==> flow/design.v <==
module IF_Stage(
  input clk, rst, freeze, Branch_taken, 
  input[31:0] BranchAddr,
  output[31:0] PC, Instruction
);
  wire [31:0] pc;
  wire [31:0] pc_out;
  Instruction_Memory ins_mem
  (
      .Address(pc_out),
      .Instruction(Instruction)
  );
  MUX_2_1 #(32) pc_mux
  (
      .f_in(PC),
      .s_in(BranchAddr),
      .select(Branch_taken),
      .out(pc)
  );
  Register #(32) pc_reg
  (
      .r_in(pc),
      .freeze(freeze),
      .clk(clk),
      .rst(rst), 
      .flush(1'b0),
      .r_out(pc_out)
  );
  assign PC = pc_out + 4;
endmodule
module Instruction_Memory(
  output reg[31 : 0] Instruction, 
  input[31: 0] Address
  );
  reg [31:0] data[0:100];
  initial begin
    data[0] = 32'b1110_00_1_1101_0_0000_0000_000000010100;  
    data[1] = 32'b1110_00_1_1101_0_0000_0001_101000000001;  
    data[2] = 32'b1110_00_1_1101_0_0000_0010_000100000011;  
    data[3] = 32'b1110_00_0_0100_1_0010_0011_000000000010;  
    data[4] = 32'b1110_00_0_0101_0_0000_0100_000000000000;  
    data[5] = 32'b1110_00_0_0010_0_0100_0101_000100000100;  
    data[6] = 32'b1110_00_0_0110_0_0000_0110_000010100000;  
    data[7] = 32'b1110_00_0_1100_0_0101_0111_000101000010;  
    data[8] = 32'b1110_00_0_0000_0_0111_1000_000000000011;  
    data[9] = 32'b1110_00_0_1111_0_0000_1001_000000000110;  
    data[10] = 32'b1110_00_0_0001_0_0100_1010_000000000101;  
    data[11] = 32'b1110_00_0_1010_1_1000_0000_000000000110;  
    data[12] = 32'b0001_00_0_0100_0_0001_0001_000000000001;  
    data[13] = 32'b1110_00_0_1000_1_1001_0000_000000001000;  
    data[14] = 32'b0000_00_0_0100_0_0010_0010_000000000010;  
    data[15] = 32'b1110_00_1_1101_0_0000_0000_101100000001;  
    data[16] = 32'b1110_01_0_0100_0_0000_0001_000000000000;  
    data[17] = 32'b1110_01_0_0100_1_0000_1011_000000000000;  
    data[18] = 32'b1110_01_0_0100_0_0000_0010_000000000100;  
    data[19] = 32'b1110_01_0_0100_0_0000_0011_000000001000;  
    data[20] = 32'b1110_01_0_0100_0_0000_0100_000000001101;  
    data[21] = 32'b1110_01_0_0100_0_0000_0101_000000010000;  
    data[22] = 32'b1110_01_0_0100_0_0000_0110_000000010100;  
    data[23] = 32'b1110_01_0_0100_1_0000_1010_000000000100;  
    data[24] = 32'b1110_01_0_0100_0_0000_0111_000000011000;  
    data[25] = 32'b1110_00_1_1101_0_0000_0001_000000010000;  
    data[26] = 32'b1110_00_1_1101_0_0000_0010_000000000000;  
    data[27] = 32'b1110_00_1_1101_0_0000_0011_000000000000;  
    data[28] = 32'b1110_00_0_0100_0_0000_0100_000100000011;  
    data[29] = 32'b1110_01_0_0100_1_0100_0101_000000000000;  
    data[30] = 32'b1110_01_0_0100_1_0100_0110_000000000100;  
    data[31] = 32'b1110_00_0_1010_1_0101_0000_000000000110;  
    data[32] = 32'b1100_01_0_0100_0_0100_0110_000000000000;  
    data[33] = 32'b1100_01_0_0100_0_0100_0101_000000000100;  
    data[34] = 32'b1110_00_1_0100_0_0011_0011_000000000001;  
    data[35] = 32'b1110_00_1_1010_1_0011_0000_000000000011;  
    data[36] = 32'b1011_10_1_0_111111111111111111110111 ;  
    data[37] = 32'b1110_00_1_0100_0_0010_0010_000000000001;  
    data[38] = 32'b1110_00_0_1010_1_0010_0000_000000000001;  
    data[39] = 32'b1011_10_1_0_111111111111111111110011 ;  
    data[40] = 32'b1110_01_0_0100_1_0000_0001_000000000000;  
    data[41] = 32'b1110_01_0_0100_1_0000_0010_000000000100;  
    data[42] = 32'b1110_01_0_0100_1_0000_0011_000000001000;  
    data[43] = 32'b1110_01_0_0100_1_0000_0100_000000001100;  
    data[44] = 32'b1110_01_0_0100_1_0000_0101_000000010000;  
    data[45] = 32'b1110_01_0_0100_1_0000_0110_000000010100;  
    data[46] = 32'b1110_10_1_0_111111111111111111111111 ;  
  end
  always @(Address) begin
    Instruction = data[Address[31:2]];
  end
endmodule
module MUX_2_1
#(parameter SIZE = 8)
(
    input wire [SIZE - 1:0] f_in,
    input wire [SIZE - 1:0] s_in,
    input select,
    output wire [SIZE - 1:0] out
);
    assign out = (select) ? s_in:f_in;
endmodule
module Register 
# (parameter SIZE = 32)
(
    input [SIZE - 1:0] r_in,
    input clk,
    input rst, 
    input freeze, flush,
    output reg [SIZE - 1:0] r_out
);
    always @(posedge clk,posedge rst) begin
      if (rst) r_out <= 0;
      else if (!freeze) begin
        if (!flush) r_out <= r_in;
        else r_out <= 0;
      end
    end
endmodule
# Step by step through the tools: IF_Stage
# The steps from the RTL of IF_Stage to its reports follow in flow order.
# Lines are those of the file above, counted from 1.
# Library cell names are shortened.
setup:
  top_module: "IF_Stage"
  clock: "clk"
  lib: "sky130hd"
  lib_corner: "tt_025C_1v80"

# After elaboration
# Source: Yosys, flattened and elaborated, memories not mapped. Widths are those after wreduce; folded enables and synchronous resets count as part of the registers. Registers that Yosys merges into a memory's read port (data or address) are not register bits. Print and check cells do not count. Equal cells are merged and count once.
# Yosys's memory passes give these memory sizes; they may raise the number of words (mostly to a power of two), join words into wider ones and drop unused or constant bits.
bits:
  in_bits: 36
  ff_bits: 32
  mem_count: 1
  romBits: 3232
op_classes:
  add_sub_neg: 1
  n_mux: 1
memory_table:
  columns: ["name", "size", "width", "read_ports", "wr", "line", "rtl"]
  rows:
  - ["ins_mem.data", 101, 32, 1, 0, 35, "reg [31:0] data[0:100];"]
ops:
  columns: ["op", "count"]
  rows:
  - ["32-bit by 3-bit adder with 32-bit output (second input constant)", 1]
  - ["32-bit 2-to-1 mux", 1]

# Depth
# Yosys ltp: most cells in a row. Word level: on the elaborated netlist, between registers, memories and ports. Mapped: between sequential cells and ports; inverters and the memories' decode and read muxes count.
logic_depth:
  ltp_word: 2
  abc_area: 0
  mapped_depth: 8

# After synthesis
# The flow's flattened synthesis, as Yosys stat reports it; memories are mapped. The netlist is that of the ABC_AREA named above (0 if unset); the other value can give another one.
synth_totals:
  mapped_cells: 512
  flip_flops: 32
  seq_area_mm2: 0.0008008
  n_buf: 61
  yosys_area_mm2: 0.0037561
types:
  columns: ["cell_type", "count", "area_total_um2"]
  rows:
  - ["dfrtp_1", 32, 800.768]
  - ["nand2_1", 49, 183.926]
  - ["xnor2_1", 21, 183.926]
  - ["a22oi_1", 20, 150.144]
  - ["ha_1", 12, 150.144]
  - ["o21ai_0", 30, 150.144]
  - ["nor2_1", 36, 135.13]
  - ["clkbuf_1", 35, 131.376]
  - ["a21oi_1", 26, 130.125]
  - ["nand3_1", 25, 125.12]
  - ["nand2b_1", 17, 106.352]
  - ["mux2i_1", 8, 80.077]
  - ["inv_1", 20, 75.072]
  - ["o211ai_1", 9, 67.565]
  - ["nor3_1", 12, 60.058]
  - ["a31oi_1", 9, 56.304]
  - ["nand4_1", 9, 56.304]
  - ["and4_1", 6, 52.55]
# Other cell types: 46; their cells: 136.
# By module: a second synthesis without flattening, with its own total; a netlist apart from the flattened one above.
unflattened:
  cells_unflattened: 394
  area_unflattened_mm2: 0.0035084
# Rows give one instance, submodules left out.
modules:
  columns: ["module", "area_mm2", "mod_seq_area_mm2", "cells", "instances"]
  rows:
  - ["Instruction_Memory", 0.0012274, 0, 207, 1]
  - ["Register (SIZE=32)", 0.0011711, 0.0008008, 75, 1]
  - ["IF_Stage", 0.0005655, 0, 76, 1]
  - ["MUX_2_1 (SIZE=32)", 0.0005443, 0, 36, 1]

# Worst setup path after synthesis
# Path of least setup slack by OpenSTA after synthesis, without wires, with an ideal clock, recovery checks aside; 20% of the period is set as input and as output delay. Where synthesis merged equal registers, the netlist keeps one of their names.
synth_timing:
  path_kind: "register -> output"
  startpoint: "register pc_reg.r_out[2]"
  endpoint: "output PC[16]"
  path_slack_ns: 0.096
  output_delay_ns: 0.586
  driving_pins: 8
  path_buffers: 2
  path_delay_ns: 2.248
  clock_period_ns: 2.93
  t_arrival_ns: 2.248
  period_less_setup_slack_ns: 2.834
# "path_delay_ns" = arrival - input delay + setup time.
# At an output port there is no setup time.
# "driving_pins": output pins that drive a net of the path, with the launching flip-flop's if there is one; two outputs of one cell count as two.
# "period_less_setup_slack_ns" = period - worst setup slack (recovery checks aside). The figure is calculated, with input and output delays left at 20% of the set period.
# Between the ends stands the longest chain of elaborated cells between them, by number of cells; it is not shown to be the way that was timed. Of several equally long chains one is given.
# Each line given opens the expression or statement behind the cell; cells for indexed reads and writes are added by Yosys, which also makes memories of some case tables.
# A register here has more assigning lines than the two given.
synth_via:
  cell_sequence: "dfrtp_1 > ha_1 > buf_2 > inv_1 > or4_4 > buf_2 > or2_2 > xnor2_1"
  elab_chain_cells: 1
  cone_cells: 1
  lines_between: 1
  classes_between: "add/sub: 1"
synth_rtl:
  columns: ["item", "line", "rtl"]
  rows:
  - ["start, declared", 106, "output reg [SIZE - 1:0] r_out"]
  - ["start, assigned", 109, "if (rst) r_out <= 0;"]
  - ["start, assigned", 111, "if (!flush) r_out <= r_in;"]
  - ["32-bit by 3-bit adder with 32-bit output", 29, "assign PC = pc_out + 4;"]
  - ["end, declared", 4, "output[31:0] PC, Instruction"]

# Timing after layout
# Path of least setup slack in the final report of stored run 2 (OpenROAD, finished layout, wires in). Where an end is a register, its clock arrival counts in the times.
layout_timing:
  path_kind: "register -> output"
  startpoint: "register pc_reg.r_out[3]"
  endpoint: "output Instruction[0]"
  clock_period_ns: 4.47
  path_slack_ns: 0.62
  output_delay_ns: 0.89
  path_buffers: 2
  driving_pins: 9
  t_arrival_ns: 2.96
# Between the ends stands the longest chain of elaborated cells between them, by number of cells; it is not shown to be the way that was timed. Of several equally long chains one is given.
# The chain passes a memory read, where the word-level depth is cut; so it can be longer than that depth.
# A register here has more assigning lines than the two given.
layout_via:
  cell_sequence: "dfrtp_1 > buf_4 > inv_1 > ha_1 > or3b_2 > o21ai_0 > a22oi_1 > o21ai_0 > clkdlybuf4s50_1"
  elab_chain_cells: 1
  cone_cells: 1
  lines_between: 1
  classes_between: "memory: 1"
layout_rtl:
  columns: ["item", "line", "rtl"]
  rows:
  - ["start, declared", 106, "output reg [SIZE - 1:0] r_out"]
  - ["start, assigned", 109, "if (rst) r_out <= 0;"]
  - ["start, assigned", 111, "if (!flush) r_out <= r_in;"]
  - ["memory read 101 x 32 bit", 35, "reg [31:0] data[0:100];"]
  - ["end, declared", 4, "output[31:0] PC, Instruction"]

# IF_Stage through Yosys and OpenROAD on sky130hd: 2 stored runs, unordered, with their settings and measured results. The constraints put input and output delay at 20% of the set period each and load the outputs with 0.01 pF.
# By "clock_period_reached_ns" is meant the clock period of the run minus its worst setup slack. This is arithmetic on one report: input and output delays are still those of the set period (20% each).
# By "worst_path_allowed_less_slack_ns" is meant the share of the clock period that the worst setup path is allowed (20% is reserved at inputs, 20% at outputs), minus its slack. Clock arrival times at its registers enter into it.
# "power_uw" is the tool's figure for a default switching activity; nothing was simulated.
runs:
  - name: "stored run 1"
    settings:
      period_ns: 3.29
      CORE_UTILIZATION: 61
      SETUP_SLACK_MARGIN: 0.71
      PLACE_DENSITY_LB_ADDON: 0.3
      CORE_MARGIN: 6
      CELL_PAD_IN_SITES_GLOBAL_PLACEMENT: 2
      GPL_TIMING_DRIVEN: 0
      GPL_ROUTABILITY_DRIVEN: 1
      CTS_CLUSTER_SIZE: 70
      CTS_CLUSTER_DIAMETER: 228
      SLEW_MARGIN: 10
      CAP_MARGIN: 20
    outcome: "no results, placement failed with FLW-0024"
  - name: "stored run 2"
    settings:
      period_ns: 4.47
      CORE_UTILIZATION: 18
      PLACE_DENSITY_LB_ADDON: 0.27
      CORE_MARGIN: 8
      GPL_ROUTABILITY_DRIVEN: 0
      CTS_CLUSTER_SIZE: 91
      MAX_ROUTING_LAYER: "met4"
      CAP_MARGIN: 20
      SLEW_MARGIN: 20
    results:
      post_synth_area_mm2: 0.0037561
      die_footprint_mm2: 0.0257458
      final_stdcell_area_mm2: 0.0051237
      utilization_pct: 24.7
      ws_setup_ns: 0.615
      final_setup_tns_ns: 0.000
      hold_worst_slack_ns: 0.471
      power_uw: 1744
      clock_period_reached_ns: 3.855
      worst_path_allowed_less_slack_ns: 2.96
      path_kind: "register -> output"
